==> flow/design.v <==
`timescale 1ns / 1ps
module Data_Dependency(mux_sel_a,mux_sel_b,imm_sel,Imm,mem_en_dec,mem_rw_dec,mem_mux_sel_dec,RW_dec,op_dec,ins,clk,reset);
output  [7:0] Imm;
output reg [4:0] RW_dec, op_dec;
output [1:0] mux_sel_a, mux_sel_b;
output reg imm_sel, mem_en_dec, mem_rw_dec;
output mem_mux_sel_dec;
input [19:0] ins;
input clk, reset;
wire [4:0] op_dec_temp, t1_a, t1_b, t2, t3, t4, t;
wire  c_t2_t1_a, c_t3_t1_a, c_t4_t1_a, c_t2_t1_b, c_t3_t1_b, c_t4_t1_b, and2_a, and3_a, and2_b, and3_b;
wire c_and, unc_and, ld_and, imm_and, ld_st_and, a1,a2, ld_and_temp, a1_temp, a2_temp, imm_sel_temp, nor_temp;
wire [4:0] imm_temp;
wire [14:0] ext,ins_temp;
reg ld_and_r;
reg [4:0] t1_a_out, t1_b_out, t2_out, t3_out, t4_out,imm_reg;
assign op_dec_temp = (reset == 1'b0) ? 0 : ins[19:15];
assign imm_and = ((~ins[19]) & ins[18]);
assign ld_st_and = (ins[19] & (~ins[18]) & ins[17] & (~ins[16]));
assign a1_temp = (reset == 1'b0) ? 0 : a1;
assign a1 = (~mem_rw_dec) & ins[15];
assign a2_temp = (reset == 1'b0) ? 0 : a2;
assign a2 = (~mem_en_dec) & ld_st_and;
assign mem_mux_sel_dec = (~mem_rw_dec) & mem_en_dec;
assign imm_sel_temp = (reset == 1'b0) ? 0 : imm_and;
assign imm_temp = (reset == 1'b0) ? 0: ins[4:0];
assign c_and = (ins[19] & ins[18] & (~ins[17]) & (~ins[16]) & (~ins[15]));
assign unc_and = (ins[19] & ins[18] & ins[17]);
assign ld_and_temp = (reset == 1'b0) ? 0 : ld_and;
assign ld_and = (ins[19] & (~ins[18]) & ins[17] & (~ins[16]) & (~ins[15]) & (~ld_and_r));
assign nor_temp = ~(c_and | unc_and | ld_and_r);
assign ext = {15{nor_temp}};
assign ins_temp = ext & ins[14:0];
assign t1_a = (reset == 1'b0) ? 0 : ins_temp[9:5];
assign t1_b = (reset == 1'b0) ? 0 : ins_temp[4:0];
assign t = (reset == 1'b0) ? 0 : ins_temp[14:10];
assign t2 = (reset == 1'b0) ? 0 : RW_dec;
assign t3 = (reset == 1'b0) ? 0 : t2_out;
assign t4 = (reset == 1'b0) ? 0 : t3_out;
always @(posedge clk)
begin
	op_dec <= op_dec_temp;
	mem_rw_dec <= a1_temp;
	mem_en_dec <= a2_temp;
	imm_sel <= imm_sel_temp;
	imm_reg <= imm_temp;
	ld_and_r <= ld_and_temp;
	t1_a_out <= t1_a;
	t1_b_out <= t1_b;
	RW_dec <= t;
	t2_out <= t2;
	t3_out <= t3;
	t4_out <= t4;
end
assign Imm = {3'b000,imm_reg};
assign c_t2_t1_a = (t2_out == t1_a_out) ? 1 : 0;
assign c_t3_t1_a = (t3_out == t1_a_out) ? 1 : 0;
assign c_t4_t1_a = (t4_out == t1_a_out) ? 1 : 0;
assign c_t2_t1_b = (t2_out == t1_b_out) ? 1 : 0;
assign c_t3_t1_b = (t3_out == t1_b_out) ? 1 : 0;
assign c_t4_t1_b = (t4_out == t1_b_out) ? 1 : 0;
assign and2_a = (~c_t2_t1_a) & (c_t3_t1_a);
assign and3_a = (~c_t2_t1_a) & (~c_t3_t1_a) & c_t4_t1_a;
assign and2_b = (~c_t2_t1_b) & (c_t3_t1_b);
assign and3_b = (~c_t2_t1_b) & (~c_t3_t1_b) & c_t4_t1_b;
assign mux_sel_a[1] = and3_a | and2_a;
assign mux_sel_a[0] = and3_a | (c_t2_t1_a & (~and2_a));
assign mux_sel_b[1] = and3_b | and2_b;
assign mux_sel_b[0] = and3_b | (c_t2_t1_b & (~and2_b));
endmodule
== From RTL to reports: Data_Dependency ==
What the tools print for Data_Dependency, step after step.
Line numbers count from 1 in the design file above.
Not given: n/a
Design
  design top: Data_Dependency
  clock input: clk
  standard-cell library: sky130hd
  library corner: tt_025C_1v80

== After elaboration ==
Yosys after proc, flatten, opt, wreduce and memory -nomap, before mapping. Enables and synchronous resets that opt folds into registers are not counted as muxes. Memory bits, and registers merged into a memory's read port (data or address), are not among the register bits. Print and check cells are not counted. Equal cells are merged and count once.
Word-level totals
  register bits after elaboration: 44
  latch bits: 0
  bits in writable memories: 0
  bits in read-only memories: 0
  clocked read ports x word width: 0
  memories: 0
  input port bits: 22
  output and inout bits: 26
  word-level cells: 68
Operators by class
  add/subtract/negate cells: 0
  $mul: 0
  divide/modulo/power cells: 0
  $lt $le $gt $ge: 0
  eq/ne operators: 6
  shifts and indexed selects: 0
  multiplexer cells: 6
  bitwise logic cells: 44
  reductions and logical operators: 0
Operators by type and width (count)
  5-bit equality test: 6
  1-bit bitwise AND: 22
  1-bit NOT: 15
  15-bit bitwise AND: 1
  1-bit bitwise OR: 6
  1-bit two-way mux: 6

== Logic depth ==
Yosys ltp: most cells in a row. Word level: on the elaborated netlist, between registers, memories and ports. Mapped: between sequential cells and ports; inverters and the memories' decode and read muxes count.
Depth
  depth in word-level cells: 8
  ABC_AREA: 0
  depth in mapped cells: 4
  mapped depth without buffers: 4

== Mapped cells and area ==
The flow's flattened synthesis, as Yosys stat reports it; memories are mapped. The netlist is that of the ABC_AREA named above (0 if unset); the other value can give another one.
Cells by type (count)
  sky130_fd_sc_hd__dfxtp_1: 44
  sky130_fd_sc_hd__and2_1: 35
  sky130_fd_sc_hd__xor2_1: 16
  sky130_fd_sc_hd__xnor2_1: 14
  sky130_fd_sc_hd__nor2b_1: 8
  sky130_fd_sc_hd__nand3_1: 7
  sky130_fd_sc_hd__nor3_1: 6
  sky130_fd_sc_hd__buf_4: 3
  sky130_fd_sc_hd__a41o_1: 2
  sky130_fd_sc_hd__nor2_4: 1
  sky130_fd_sc_hd__a21oi_1: 2
  sky130_fd_sc_hd__nor3_2: 1
  sky130_fd_sc_hd__a31o_2: 1
  sky130_fd_sc_hd__nor2_1: 2
  sky130_fd_sc_hd__o21bai_1: 1
  sky130_fd_sc_hd__clkbuf_2: 1
  sky130_fd_sc_hd__clkbuf_1: 1
  sky130_fd_sc_hd__conb_1: 1
  sky130_fd_sc_hd__inv_1: 1
Mapped netlist
  standard cells after synthesis: 147
  mapped area: 1591.5 um^2
  sequential part of the area: 880.8 um^2
  flip-flop cells: 44
  buffer cells: 5

== Path before layout ==
Path of least setup slack by OpenSTA after synthesis, without wires, with an ideal clock, recovery checks aside; 20% of the period is set as input and as output delay. Where synthesis merged equal registers, the netlist keeps one of their names.
Timing path after synthesis
  path type: register -> output
  start: reg t1_a_out[3]
  end: out mux_sel_a[0]
  clock period: 1.22 ns
  external output delay: 0.244 ns
  time at the first pin: 0.000 ns
  arrival time: 1.012 ns
  required time: 0.976 ns
  path slack: -0.036 ns
  delay of the path: 1.012 ns
  stages: 5
  buffers on the path: 0
  synthesis period reached: 1.256 ns
"delay of the path" is the arrival time less input delay plus setup time.
A path that ends at an output port has no setup time.
"stages": output pins that drive a net of the path, with the launching flip-flop's if there is one; two outputs of one cell count as two.
"synthesis period reached" is the clock period less the worst setup slack; recovery checks do not enter. This is arithmetic on one report: input and output delays are still those of the set period (20% each).
The rows between start and end are the longest chain of elaborated cells between them; the timing report does not say that the signal goes this way. Where chains are equally long, one stands for them.
A line is the first line of the expression or statement that the cell stems from. Yosys adds cells for indexed reads and writes and turns some case tables into memories.
On the way, after synthesis
  path through: sky130_fd_sc_hd__dfxtp_1 -> sky130_fd_sc_hd__xor2_1 -> sky130_fd_sc_hd__nor3_2 -> sky130_fd_sc_hd__nand3_1 -> sky130_fd_sc_hd__a41o_1
  length of the longest elaborated chain: 7
  elaborated cells between the ends (all ways): 14
Ends and longest elaborated chain, after synthesis
  start, declared: RTL line 16  | reg [4:0] t1_a_out, t1_b_out, t2_out, t3_out, t4_out,imm_reg;
  start, assigned: RTL line 48  | t1_a_out <= t1_a;
  5-bit equality test: RTL line 56  | assign c_t2_t1_a = (t2_out == t1_a_out) ? 1 : 0;
  1-bit two-way mux: RTL line 56
  1-bit NOT: RTL line 62  | assign and2_a = (~c_t2_t1_a) & (c_t3_t1_a);
  1-bit bitwise AND: RTL line 62
  1-bit NOT: RTL line 67  | assign mux_sel_a[0] = and3_a | (c_t2_t1_a & (~and2_a));
  1-bit bitwise AND: RTL line 67
  1-bit bitwise OR: RTL line 67
  end, declared: RTL line 5  | output [1:0] mux_sel_a, mux_sel_b;

== Timing after layout ==
Path of least setup slack in the final report of entry A (OpenROAD, finished layout, wires in). Where an end is a register, its clock arrival counts in the times.
Timing path after layout
  path type: register -> output
  start: reg t1_a_out[4]
  end: out mux_sel_a[0]
  clock period: 1.48 ns
  external output delay: 0.30 ns
  time at the first pin: 0.29 ns
  arrival time: 1.46 ns
  required time: 1.18 ns
  path slack: -0.28 ns
  stages: 6
  buffers on the path: 1
The rows between start and end are the longest chain of elaborated cells between them; the timing report does not say that the signal goes this way. Where chains are equally long, one stands for them.
On the way, after layout
  path through: sky130_fd_sc_hd__dfxtp_2 -> sky130_fd_sc_hd__xor2_1 -> sky130_fd_sc_hd__nor3_2 -> sky130_fd_sc_hd__nand3_2 -> sky130_fd_sc_hd__a41o_1 -> sky130_fd_sc_hd__buf_2
  length of the longest elaborated chain: 7
  elaborated cells between the ends (all ways): 14
Ends and longest elaborated chain, after layout
  start, declared: RTL line 16  | reg [4:0] t1_a_out, t1_b_out, t2_out, t3_out, t4_out,imm_reg;
  start, assigned: RTL line 48  | t1_a_out <= t1_a;
  5-bit equality test: RTL line 56  | assign c_t2_t1_a = (t2_out == t1_a_out) ? 1 : 0;
  1-bit two-way mux: RTL line 56
  1-bit NOT: RTL line 62  | assign and2_a = (~c_t2_t1_a) & (c_t3_t1_a);
  1-bit bitwise AND: RTL line 62
  1-bit NOT: RTL line 67  | assign mux_sel_a[0] = and3_a | (c_t2_t1_a & (~and2_a));
  1-bit bitwise AND: RTL line 67
  1-bit bitwise OR: RTL line 67
  end, declared: RTL line 5  | output [1:0] mux_sel_a, mux_sel_b;

Ticket comment

Data_Dependency through Yosys and OpenROAD on sky130hd: 2 stored runs, unordered, with their settings and measured results. The constraints put input and output delay at 20% of the set period each and load the outputs with 0.01 pF.
"achieved clock period (ns)" means the clock period less the worst setup slack. The figure is calculated, with input and output delays left at 20% of the set period.
"worst setup path time (ns)" means the part of the period allowed to the worst setup path (the constraints hold back 20% at inputs and 20% at outputs) less its slack; where the path has registers, the arrival times of their clocks count too.

Flow files of entry A
==> flow/run.sh <==
#!/bin/bash
# the make line also repeats the synthesis and layout settings of config.mk as NAME=value (left out here)
make -C /OpenROAD-flow-scripts/flow DESIGN_CONFIG=/design/flow/config.mk WORK_HOME=/design/flow/orfs CLKGATE_MAP_FILE= finish
==> flow/config.mk <==
export PLATFORM = sky130hd
export DESIGN_NAME = Data_Dependency
export DESIGN_NICKNAME = Data_Dependency
export VERILOG_FILES = /design/flow/design.v
export SDC_FILE = /design/flow/constraint.sdc
export NUM_CORES = 4
export LEC_CHECK = 0
export CAP_MARGIN = 20
export CORE_MARGIN = 2
export CORE_UTILIZATION = 33
export SLEW_MARGIN = 20
==> flow/constraint.sdc <==
create_clock -name core_clock -period 1.48 [get_ports {clk}]
set_input_delay 0.2960 -clock core_clock [delete_from_list [all_inputs] [get_ports {clk}]]
set_output_delay 0.2960 -clock core_clock [all_outputs]
set_load 0.01 [all_outputs]

report of entry A
yosys chip area after synthesis (um^2): 1591.5
finish__design__die__area: 5394.2
finish__design__instance__utilization: 0.5107
finish__timing__setup__ws: -0.279
finish__timing__setup__tns: -0.939
finish__timing__hold__ws: 0.434
achieved clock period (ns): 1.759
worst setup path time (ns): 1.46
worst setup path kind: register -> output

Flow files of entry B
==> flow/run.sh <==
#!/bin/bash
# the make line also repeats the synthesis and layout settings of config.mk as NAME=value (left out here)
make -C /OpenROAD-flow-scripts/flow DESIGN_CONFIG=/design/flow/config.mk WORK_HOME=/design/flow/orfs CLKGATE_MAP_FILE= finish
==> flow/config.mk <==
export PLATFORM = sky130hd
export DESIGN_NAME = Data_Dependency
export DESIGN_NICKNAME = Data_Dependency
export VERILOG_FILES = /design/flow/design.v
export SDC_FILE = /design/flow/constraint.sdc
export NUM_CORES = 4
export LEC_CHECK = 0
export CAP_MARGIN = 15
export CELL_PAD_IN_SITES_GLOBAL_PLACEMENT = 3
export CORE_ASPECT_RATIO = 0.71
export CORE_MARGIN = 2
export CORE_UTILIZATION = 34
export GPL_ROUTABILITY_DRIVEN = 1
export MIN_ROUTING_LAYER = met2
export PLACE_DENSITY = 0.82
export SLEW_MARGIN = 0
==> flow/constraint.sdc <==
create_clock -name core_clock -period 2.47 [get_ports {clk}]
set_input_delay 0.4940 -clock core_clock [delete_from_list [all_inputs] [get_ports {clk}]]
set_output_delay 0.4940 -clock core_clock [all_outputs]
set_load 0.01 [all_outputs]

report of entry B
yosys chip area after synthesis (um^2): 1591.5
finish__design__die__area: 5252.3
finish__design__instance__utilization: 0.5026
finish__timing__setup__ws: 0.048
finish__timing__setup__tns: 0.000
finish__timing__hold__ws: 0.428
achieved clock period (ns): 2.422
worst setup path time (ns): 1.93
worst setup path kind: register -> output
